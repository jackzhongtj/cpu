==> flow/design.v <==
`timescale 1ns / 1ps
module ram(
    input clk,
    input ram_ena,
    input wena,
    input [4:0] addr,
    input [31:0] data_in,
    output reg[31:0] data_out
    );
	 reg [31:0] array_reg [31:0];
	 always @(posedge clk)
	 begin
	 if(ram_ena==1)
	 begin
		if (wena==1)
			begin
				array_reg[addr]=data_in;
				data_out = array_reg[addr];
			end
		end
	 end
endmodule
[Reports on ram]
Tool output for the design above, in the order of the flow.
Line numbers count from 1 in the design file above.
Cell names lack the library's common part.
A cell with - has no value.
Set-up
  top module: ram
  clock input: clk
  cell library: sky130hd
  timing corner: tt_025C_1v80

[After elaboration]
Counts by Yosys on the flattened word-level netlist (proc, flatten, opt, wreduce). Print and check cells are left out. Cells with the same type and inputs are merged into one.
Cells by class
  $add $sub $neg: 0
  $mul: 0
  divide/modulo/power cells: 0
  magnitude comparators: 0
  eq/ne operators: 31
  shift operators: 0
  multiplexer cells: 33
  bitwise logic cells: 0
  reductions and logical operators: 34
Operators with widths (number)
  32-bit parallel mux with 2-bit select: 32
  32-bit parallel mux with 32-bit select: 1
  31-bit OR reduction: 32
  5-bit == test with constant B: 16
  5-bit by 4-bit == test with 1-bit output with constant B: 8
  5-bit by 3-bit == test with 1-bit output with constant B: 4
  5-bit by 2-bit == test with 1-bit output with constant B: 2
  5-bit by 1-bit == test with 1-bit output with constant B: 1
  5-bit logical NOT: 1
  2-bit AND reduction: 1
Word-level totals
  register bits: 1056
  latch bits: 0
  memory bits (writable): 0
  memory bits (read-only): 0
  clocked read ports x word width: 0
  memories: 0
  bits of input ports: 40
  output and inout port bits: 32
  word-level cells: 131

[Depth]
Longest topological path by Yosys (ltp), each cell counted once; first at word level (registers and memories cut), then after technology mapping (sequential cells cut; the memories' decode and read muxes count).
Logic depth
  depth in word-level cells: 4
  ABC_AREA: 0
  mapped depth: 1
  mapped depth without buffers: 1

[Mapped cells and area]
The flow's flattened synthesis, as Yosys stat reports it; memories are mapped. The netlist is that of the ABC_AREA named above (0 if unset); the other value can give another one.
Mapped netlist
  standard cells after synthesis: 65
  mapped area: 1087.3 µm²
  sequential part of the area: 960.9 µm²
  mapped flip-flops: 32
  buffers: 32
Cells by type
  edfxtp_1: number 32, area in all 960.922 µm²
  clkbuf_1: number 32, area in all 120.115 µm²
  and2_1: number 1, area in all 6.256 µm²

[Worst setup path after synthesis]
Path of least setup slack by OpenSTA after synthesis, without wires, with an ideal clock, recovery checks aside; 20% of the period is set as input and as output delay. Where synthesis merged equal registers, the netlist keeps one of their names.
Path post-synthesis
  kind: input-to-reg
  start: input port ram_ena
  end: register data_out[0]
  clock period: 1.71 ns
  external input delay: 0.342 ns
  setup time: 0.392 ns
  time at the first pin: 0.342 ns
  arrival: 1.137 ns
  required time: 1.318 ns
  setup slack: 0.181 ns
  path delay: 1.187 ns
  driving pins on the path: 1
  buffers on the path: 0
  period reached after synthesis: 1.529 ns
"path delay" = arrival - input delay + setup time.
"driving pins on the path" counts driving pins, that of a launching flip-flop among them; a cell with two outputs on the path counts twice.
"period reached after synthesis" is the clock period less the worst setup slack; recovery checks do not enter. This is arithmetic on one report: input and output delays are still those of the set period (20% each).
Between the ends stands the longest chain of elaborated cells between them, by number of cells; it is not shown to be the way that was timed. Of several equally long chains one is given.
Each line given opens the expression or statement behind the cell; cells for indexed reads and writes are added by Yosys, which also makes memories of some case tables.
Between the ends, post-synthesis
  path through: and2_1
  length of the longest elaborated chain: 1
  elaborated cells on any way between the ends: 1
  source lines of those cells: 0
  those cells by class: 1 x reduce/logical
RTL lines, path post-synthesis
  from (decl): RTL line 4  | input ram_ena,
  2-bit AND reduction
  to (assign): RTL line 18  | data_out = array_reg[addr];
  to (decl): RTL line 8  | output reg[31:0] data_out

[Worst path after layout]
From the final timing report of flow run 1: the path of least setup slack in the routed layout; clock arrival at registers is part of the times.
Path after layout
  kind: reg-to-output
  start: register data_out[10]
  end: output port data_out[10]
  clock period: 1.12 ns
  external output delay: 0.22 ns
  time at the first pin: 0.28 ns
  arrival: 0.83 ns
  required time: 0.90 ns
  setup slack: 0.07 ns
  driving pins on the path: 2
  buffers on the path: 1
Between the ends, after layout
  path through: edfxtp_1 buf_2
  length of the longest elaborated chain: 0
  elaborated cells on any way between the ends: 0
  source lines of those cells: 0
RTL lines, path after layout
  from (decl): RTL line 8  | output reg[31:0] data_out
  from (assign): RTL line 18  | data_out = array_reg[addr];
  to (decl): RTL line 8

Stored flow runs of ram (2 of them; Yosys, OpenROAD, sky130hd). They differ in their settings and are not a sequence. Constraints: input delay and output delay 20% of the set period each, output load 0.01 pF.
"clock period reached" means the clock period less the worst setup slack. The figure is calculated, with input and output delays left at 20% of the set period.
"worst path time" means the part of the period allowed to the worst setup path (the constraints hold back 20% at inputs and 20% at outputs) less its slack; where the path has registers, the arrival times of their clocks count too.
By "total power of the final layout" is meant OpenSTA's value without simulated activity: inputs other than the clock are taken to toggle once in ten clock periods, and the tool carries that through the logic.

==> flow run 1: settings <==
{ "period_ns": 1.12, "CORE_UTILIZATION": 24, "SETUP_SLACK_MARGIN": 0.14, "PLACE_DENSITY_LB_ADDON": 0.19, "TNS_END_PERCENT": 90, "GPL_ROUTABILITY_DRIVEN": 1, "CAP_MARGIN": 20, "CORE_MARGIN": 2, "SLEW_MARGIN": 20 }
==> flow run 1: results <==
total negative slack on setup checks: 0.000 ns
worst hold slack after layout: 0.494 ns
worst setup slack after layout: 0.068 ns
total power of the final layout: 0.002562 W
clock period reached: 1.052 ns
standard-cell area after layout: 1,741.7 µm²
mapped cell area after synthesis: 1,087.3 µm²
die outline area: 5,085.1 µm²
utilization after layout: 0.4
worst path time: 0.83 ns
worst setup path type: reg-to-output

==> flow run 2: settings <==
{ "period_ns": 1.62, "CORE_UTILIZATION": 39, "SETUP_SLACK_MARGIN": 0.32, "PLACE_DENSITY_LB_ADDON": 0.03, "HOLD_SLACK_MARGIN": 0.3, "CELL_PAD_IN_SITES_GLOBAL_PLACEMENT": 2, "TNS_END_PERCENT": 70, "GPL_ROUTABILITY_DRIVEN": 0, "CTS_CLUSTER_SIZE": 53, "CAP_MARGIN": 20, "CORE_MARGIN": 2, "SLEW_MARGIN": 20 }
==> flow run 2: results <==
utilization after layout: 0.643
total negative slack on setup checks: 0.000 ns
total power of the final layout: 0.001595 W
clock period reached: 1.273 ns
worst setup slack after layout: 0.347 ns
worst path time: 0.95 ns
worst setup path type: reg-to-output
mapped cell area after synthesis: 1,087.3 µm²
standard-cell area after layout: 1,741.7 µm²
worst hold slack after layout: 0.551 ns
die outline area: 3,226.2 µm²
